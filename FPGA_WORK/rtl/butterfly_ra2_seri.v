==> flow/design.v <==
 module butterfly_ra2
 (
	rst_n,
	clk,
	bf_go,
	bf_done,
	wx,
	wy,
	x1,
	y1,
	x2,
	y2,
	bfx1,
	bfy1,
	bfx2,
	bfy2
 );
	input rst_n;
	input clk;
	input bf_go;
	output reg bf_done;
	input signed[7:0]wx;
	input signed[7:0]wy;
	input signed[7:0]x1;
	input signed[7:0]y1;
	input signed[7:0]x2;
	input signed[7:0]y2;
	output reg signed[8:0]bfx1;
	output reg signed[8:0]bfy1;
	output reg signed[8:0]bfx2;
	output reg signed[8:0]bfy2;
	reg [1:0]cnt;
	reg clc_en;
	reg signed [15:0]a;
	reg signed [15:0]b;
	reg signed [15:0]c;
	reg signed [15:0]d;
	reg signed[7:0]r_x1;
	reg signed[7:0]r_y1;
	reg signed[15:0]rel;
	reg signed[15:0]img;
	always@(posedge clk or negedge rst_n)
	if(!rst_n)
		clc_en <= 1'd0;
	else if(bf_go)
		clc_en <= 1'd1;
	else if(cnt == 2'b11)
		clc_en <= 1'd0;
	always@(posedge clk or negedge rst_n)
	if(!rst_n)begin
		r_x1 = 8'd0;
		r_y1 = 8'd0;
	end
	else if(bf_go)begin
		r_x1 <= x1;
		r_y1 <= y1;
		end
	always@(posedge clk or negedge rst_n)
	if(!rst_n)
		cnt <= 2'd0;
	else if(bf_go)
		cnt <= 2'd1;
	else if(clc_en)
		cnt <= cnt + 1'b1;
	always@(posedge clk or negedge rst_n)
	if(!rst_n)begin
		bfx1 <= 9'd0;
		bfy1 <= 9'd0;
	   bfx2 <= 9'd0;
      bfy2 <= 9'd0;
		rel <=15'd0;
		img <=15'd0;
	end else if(bf_go | clc_en )
		case(cnt)
			1: 
				begin 
					a <= x2*wx;
					b <= y2*wy;
					c <= y2*wx;
					d <= x2*wy;
				end
			2:
				begin
					rel <= (a - b);
					img <= (c + d);	
				end
			3:
				begin
					bfx1 <= {r_x1[7],r_x1} + {rel[15],rel[15:8]};
					bfy1 <= {r_y1[7],r_y1} + {img[15],img[15:8]};
					bfx2 <= {r_x1[7],r_x1} - {rel[15],rel[15:8]};
					bfy2 <= {r_y1[7],r_y1} - {img[15],img[15:8]};
				end
			default:;
		endcase
	always @(posedge clk or negedge rst_n)
	if(!rst_n)
		bf_done <= 1'b0;
	else if(cnt == 2'd3)
		bf_done <= 1'b1;
	else
		bf_done <= 1'b0;
 endmodule
 module butterfly_ra2_seri
 (
	rst_n,
	clk,
	bf_go,
	bf_done,  
	datax,
	datay,
	wx, 
	wy,
	wren, 
	bfx,
	bfy
 );
 	input rst_n;
	input clk;
	input bf_go;
	output reg bf_done;
	input[7:0]datax;
	input[7:0]datay;
	input[7:0]wx; 
	input[7:0]wy;
	output reg[7:0]bfx;
	output reg[7:0]bfy;
	output reg wren;
	reg signed[7:0]r_wx;
	reg signed[7:0]r_wy;
	reg signed[7:0]x1;
	reg signed[7:0]y1;
	reg signed[7:0]x2;
	reg signed[7:0]y2;
	wire signed[8:0]bfx1;
	wire signed[8:0]bfy1;
	wire signed[8:0]bfx2;
	wire signed[8:0]bfy2;
	wire bbf_done;
	reg r_bbf_go;
	reg[3:0]cnt;
	reg cnt_en;
	always@(posedge clk or negedge rst_n)
	if(!rst_n)
		cnt_en <= 1'd0;
	else if(bf_go)
		cnt_en <= 1'b1;
	else if(cnt >= 4'd7)
		cnt_en <= 1'd0;
	always@(posedge clk or negedge rst_n)
	if(!rst_n)
		cnt <= 'd0;
	else if(cnt_en)
		cnt <= cnt + 1'b1;
	else
		cnt <= 'd0;
	always@(posedge clk or negedge rst_n)
	if(!rst_n)begin
		r_bbf_go <= 1'b0;
		bf_done <= 1'b0;
		bfx <= 8'd0;
	   bfy <= 8'd0;
		wren <= 1'b0;
	end
	else  
		case(cnt)
			0:begin
				x1 <= datax;
				y1 <= datay;
				r_wx <= wx;
				r_wy <= wy;
				wren <= 1'b00;
				bf_done <= 1'b0;
			end
			1:begin
				x2 <= datax;
				y2 <= datay;
				r_bbf_go <= 1'd1;				
			end
			2:begin
				r_bbf_go <= 1'd0;
			end
			6:begin
				bfx <= bfx1[8:1];
				bfy <= bfy1[8:1];
				wren <= 1'b1;
			end
			7:begin
				bfx <= bfx2[8:1];
				bfy <= bfy2[8:1];			
				wren <= 1'b1;
				bf_done <= 1'b1;
			end
			8:begin
				wren <= 1'b00;
				bf_done <= 1'b0;
			end
			default:;
		endcase
	butterfly_ra2 bflab1(
		.rst_n(rst_n),
		.clk(clk),
		.bf_go(r_bbf_go),
		.bf_done(bbf_done),
		.wx(r_wx),
		.wy(r_wy),
		.x1(x1),
		.y1(y1),
		.x2(x2),
		.y2(y2),
		.bfx1(bfx1),
		.bfy1(bfy1),
		.bfx2(bfx2),
		.bfy2(bfy2)
	 );
 endmodule
Reports on butterfly_ra2_seri
What the tools print for butterfly_ra2_seri, step after step.
Line numbers count from 1 in the design file above.
Library cell names are shortened.
{"block": "design", "top_module": "butterfly_ra2_seri", "clk_port": "clk", "library": "sky130hd", "lib_corner": "tt_025C_1v80"}

Word-level counts
Source: Yosys, flattened and elaborated, memories not mapped. Widths are those after wreduce. Registers that Yosys merges into a memory's read port (data or address) are not register bits. Print and check cells do not count.
{"block": "bits", "reg_bits": 223, "input_bits": 35, "elab_cells": 76}
{"block": "classes", "add_sub_neg": 8, "mul": 4, "compare": 1, "n_eq": 8, "mux": 12, "logic": 1, "n_reduce_logical": 15}
{"block": "ops", "op": "multiplier 8 x 8 -> 16 bit", "n": 4}
{"block": "ops", "op": "case mux 8 bit (select 2 bit)", "n": 2}
{"block": "ops", "op": "adder 8 x 8 -> 9 bit", "n": 2}
{"block": "ops", "op": "subtractor 8 x 8 -> 9 bit", "n": 2}
{"block": "ops", "op": "adder 16 bit", "n": 1}
{"block": "ops", "op": "subtractor 16 bit", "n": 1}
{"block": "ops", "op": "nonzero test 2 bit", "n": 7}
{"block": "ops", "op": "AND reduction 2 bit", "n": 4}
{"block": "ops", "op": "== test 4 x 3 -> 1 bit with constant B", "n": 2}
{"block": "ops", "op": "case mux 1 bit (select 2 bit)", "n": 3}
{"block": "ops", "op": "== test 2 bit with constant B", "n": 2}
{"block": "ops", "op": "OR reduction 2 bit", "n": 2}
{"block": "ops", "op": "adder 4 x 1 -> 4 bit with constant B", "n": 1}
{"block": "ops", "op": "== test 4 x 1 -> 1 bit with constant B", "n": 1}
{"block": "ops", "op": "== test 4 x 2 -> 1 bit with constant B", "n": 1}
{"block": "ops", "op": ">= comparator 4 x 3 -> 1 bit with constant B", "n": 1}
{"block": "ops", "op": "== test 4 bit with constant B", "n": 1}
{"block": "ops", "op": "logical NOT 4 bit", "n": 1}
{"block": "ops", "op": "two-way mux 4 bit", "n": 1}
{"block": "ops", "op": "two-way mux 2 bit", "n": 2}
{"block": "ops", "op": "two-way mux 1 bit", "n": 4}
{"block": "ops", "op": "AND reduction 3 bit", "n": 1}
{"block": "ops", "op": "adder 2 x 1 -> 2 bit with constant B", "n": 1}
{"block": "ops", "op": "== test 2 x 1 -> 1 bit with constant B", "n": 1}
{"block": "ops", "op": "OR 1 bit", "n": 1}

Longest topological paths
Yosys ltp: most cells in a row. Word level: on the elaborated netlist, between registers, memories and ports. Mapped: between sequential cells and ports; inverters and the memories' decode and read muxes count.
{"block": "depth", "ltp_word": 3, "abc_area": 0, "ltp_mapped": 18, "depth_no_buf": 17}

After synthesis
Yosys stat after the flow's synthesis: flattened, memories mapped to cells. It holds for the ABC_AREA given above (unset counts as 0); a run with the other value may have another netlist.
The area totals of this step are shown rounded.
{"block": "types", "cell_type": "fa_1", "n": 224}
{"block": "types", "cell_type": "edfxtp_1", "n": 112}
{"block": "types", "cell_type": "dfrtp_1", "n": 91}
{"block": "types", "cell_type": "ha_1", "n": 179}
{"block": "types", "cell_type": "inv_1", "n": 386}
{"block": "types", "cell_type": "and2_1", "n": 174}
{"block": "types", "cell_type": "xnor2_1", "n": 75}
{"block": "types", "cell_type": "nand2_1", "n": 144}
{"block": "types", "cell_type": "o21ai_1", "n": 71}
{"block": "types", "cell_type": "nor2b_1", "n": 42}
{"block": "types", "cell_type": "a21oi_1", "n": 51}
{"block": "types", "cell_type": "mux2_2", "n": 20}
{"block": "types", "cell_type": "nor2_1", "n": 52}
{"block": "types", "cell_type": "clkbuf_1", "n": 48}
{"block": "types", "cell_type": "xor2_1", "n": 15}
{"block": "types", "cell_type": "nor3_1", "n": 20}
{"block": "types", "cell_type": "o22ai_1", "n": 16}
{"block": "types", "cell_type": "o21ai_0", "n": 17}
Other cell types: 48; their cells: 164.
{"block": "mapped", "mapped_cells": 1901, "mapped_area_um2": 19200, "ff_cells": 203, "buf_cells": 57}
The figures by module come from a second, unflattened synthesis with its own total; it is not the netlist above.
{"block": "hier_totals", "hier_cells": 1904, "area_unflattened_um2": 19400}
Each row is one instance without its submodules.
{"block": "by_module", "module": "butterfly_ra2", "n_inst": 1, "cells": 1750, "mod_area_um2": 16700}
{"block": "by_module", "module": "butterfly_ra2_seri", "n_inst": 1, "cells": 154, "mod_area_um2": 2620}

Path before layout
Path of least setup slack by OpenSTA after synthesis, without wires, with an ideal clock, recovery checks aside; 20% of the period is set as input and as output delay. Where synthesis merged equal registers, the netlist keeps one of their names.
{"block": "synth_timing", "path_kind": "register to register", "start": "reg x2[5]", "end": "reg bflab1.d[15]", "tclk_ns": 5.4, "setup_time_ns": 0.258, "t_first_pin_ns": 0.000, "arrival_time_ns": 4.338, "path_slack_ns": 0.804, "delay_ns": 4.596, "stages": 19, "n_path_buf": 1, "period_less_setup_slack_ns": 4.596}
"delay_ns" is the arrival time less input delay plus setup time.
"stages": output pins that drive a net of the path, with the launching flip-flop's if there is one; two outputs of one cell count as two.
"period_less_setup_slack_ns" is the clock period less the worst setup slack; recovery checks do not enter. This is arithmetic on one report: input and output delays are still those of the set period (20% each).
Between the ends stands the longest chain of elaborated cells between them, by number of cells; it is not shown to be the way that was timed. Of several equally long chains one is given.
Each line given opens the expression or statement behind the cell; cells for indexed reads and writes are added by Yosys, which also makes memories of some case tables.
{"block": "synth_between", "path_cell_list": "edfxtp_1 clkbuf_1 and2_1 fa_1 inv_1 fa_1 inv_1 fa_1 inv_1 fa_1 inv_1 ha_1 nand2_1 o21ai_1 or4_4 a311oi_4 a211oi_1 nor2_2 xnor2_1", "elab_chain_cells": 1}
{"block": "synth_lines", "element": "start, declared", "line_no": 133, "rtl": "reg signed[7:0]x2;"}
{"block": "synth_lines", "element": "start, assigned", "line_no": 176, "rtl": "x2 <= datax;"}
{"block": "synth_lines", "element": "multiplier 8 x 8 -> 16 bit", "line_no": 80, "rtl": "d <= x2*wy;"}
{"block": "synth_lines", "element": "end, assigned", "line_no": 80}
{"block": "synth_lines", "element": "end, declared", "line_no": 37, "rtl": "reg signed [15:0]d;"}

Timing after layout
From the final timing report of run A: the path of least setup slack in the routed layout; clock arrival at registers is part of the times.
{"block": "layout_timing", "path_kind": "register to register", "start": "reg x2[5]", "end": "reg bflab1.d[15]", "tclk_ns": 8.31, "setup_time_ns": 0.25, "t_first_pin_ns": 0.61, "arrival_time_ns": 5.35, "path_slack_ns": 3.32, "stages": 18, "n_path_buf": 0}
Between the ends stands the longest chain of elaborated cells between them, by number of cells; it is not shown to be the way that was timed. Of several equally long chains one is given.
{"block": "layout_between", "path_cell_list": "edfxtp_1 and2_1 fa_1 inv_1 fa_1 inv_1 fa_1 inv_1 fa_1 inv_1 ha_1 nand2_1 o21ai_1 or4_4 a311oi_4 a211oi_1 nor2_2 xnor2_1", "elab_chain_cells": 1}
{"block": "layout_lines", "element": "start, declared", "line_no": 133, "rtl": "reg signed[7:0]x2;"}
{"block": "layout_lines", "element": "start, assigned", "line_no": 176, "rtl": "x2 <= datax;"}
{"block": "layout_lines", "element": "multiplier 8 x 8 -> 16 bit", "line_no": 80, "rtl": "d <= x2*wy;"}
{"block": "layout_lines", "element": "end, assigned", "line_no": 80}
{"block": "layout_lines", "element": "end, declared", "line_no": 37, "rtl": "reg signed [15:0]d;"}

Data sheet: physical implementation of butterfly_ra2_seri

Measured results for butterfly_ra2_seri: 2 stored runs of the Yosys and OpenROAD flow on sky130hd. The settings differ; the order carries no meaning. The constraints put input and output delay at 20% of the set period each and load the outputs with 0.01 pF.
"worst_setup_path_time_ns" means the part of the period allowed to the worst setup path (the constraints hold back 20% at inputs and 20% at outputs) less its slack; where the path has registers, the arrival times of their clocks count too.
Values from the reports are rounded here.

Run A
==> flow/run.sh <==
#!/bin/bash
# the make line also repeats the synthesis and layout settings of config.mk as NAME=value (left out here)
make -C /OpenROAD-flow-scripts/flow DESIGN_CONFIG=/design/flow/config.mk WORK_HOME=/design/flow/orfs CLKGATE_MAP_FILE= finish
==> flow/config.mk <==
export PLATFORM = sky130hd
export DESIGN_NAME = butterfly_ra2_seri
export DESIGN_NICKNAME = butterfly_ra2_seri
export VERILOG_FILES = /design/flow/design.v
export SDC_FILE = /design/flow/constraint.sdc
export NUM_CORES = 4
export LEC_CHECK = 0
export ABC_AREA = 0
export CAP_MARGIN = 25
export CORE_MARGIN = 2
export CORE_UTILIZATION = 21
export GPL_ROUTABILITY_DRIVEN = 0
export MAX_ROUTING_LAYER = met4
export PLACE_DENSITY_LB_ADDON = 0.07
export SETUP_SLACK_MARGIN = 0.73
export SLEW_MARGIN = 20
export TNS_END_PERCENT = 50
==> flow/constraint.sdc <==
create_clock -name core_clock -period 8.31 [get_ports {clk}]
set_input_delay 1.6620 -clock core_clock [delete_from_list [all_inputs] [get_ports {clk}]]
set_output_delay 1.6620 -clock core_clock [all_outputs]
set_load 0.01 [all_outputs]

==> results of run A, as JSON <==
{
  "synthArea_um2": 19200,
  "fin_tns_ns": 0.000,
  "worst_setup_path_time_ns": 4.99,
  "worst_path_kind": "register to register",
  "worstSetupSlack_ns": 3.32,
  "finish.stdcell_area_um2": 22100,
  "design.die.area_um2": 94000
}

Run B
==> flow/run.sh <==
#!/bin/bash
# the make line also repeats the synthesis and layout settings of config.mk as NAME=value (left out here)
make -C /OpenROAD-flow-scripts/flow DESIGN_CONFIG=/design/flow/config.mk WORK_HOME=/design/flow/orfs CLKGATE_MAP_FILE= finish
==> flow/config.mk <==
export PLATFORM = sky130hd
export DESIGN_NAME = butterfly_ra2_seri
export DESIGN_NICKNAME = butterfly_ra2_seri
export VERILOG_FILES = /design/flow/design.v
export SDC_FILE = /design/flow/constraint.sdc
export NUM_CORES = 4
export LEC_CHECK = 0
export CAP_MARGIN = 20
export CORE_MARGIN = 2
export CORE_UTILIZATION = 40
export SLEW_MARGIN = 20
==> flow/constraint.sdc <==
create_clock -name core_clock -period 4.69 [get_ports {clk}]
set_input_delay 0.9380 -clock core_clock [delete_from_list [all_inputs] [get_ports {clk}]]
set_output_delay 0.9380 -clock core_clock [all_outputs]
set_load 0.01 [all_outputs]

==> results of run B, as JSON <==
{
  "synthArea_um2": 19200,
  "design.die.area_um2": 49800,
  "worstSetupSlack_ns": -0.079,
  "finish.stdcell_area_um2": 22000,
  "worst_setup_path_time_ns": 4.77,
  "worst_path_kind": "register to register",
  "fin_tns_ns": -0.079
}
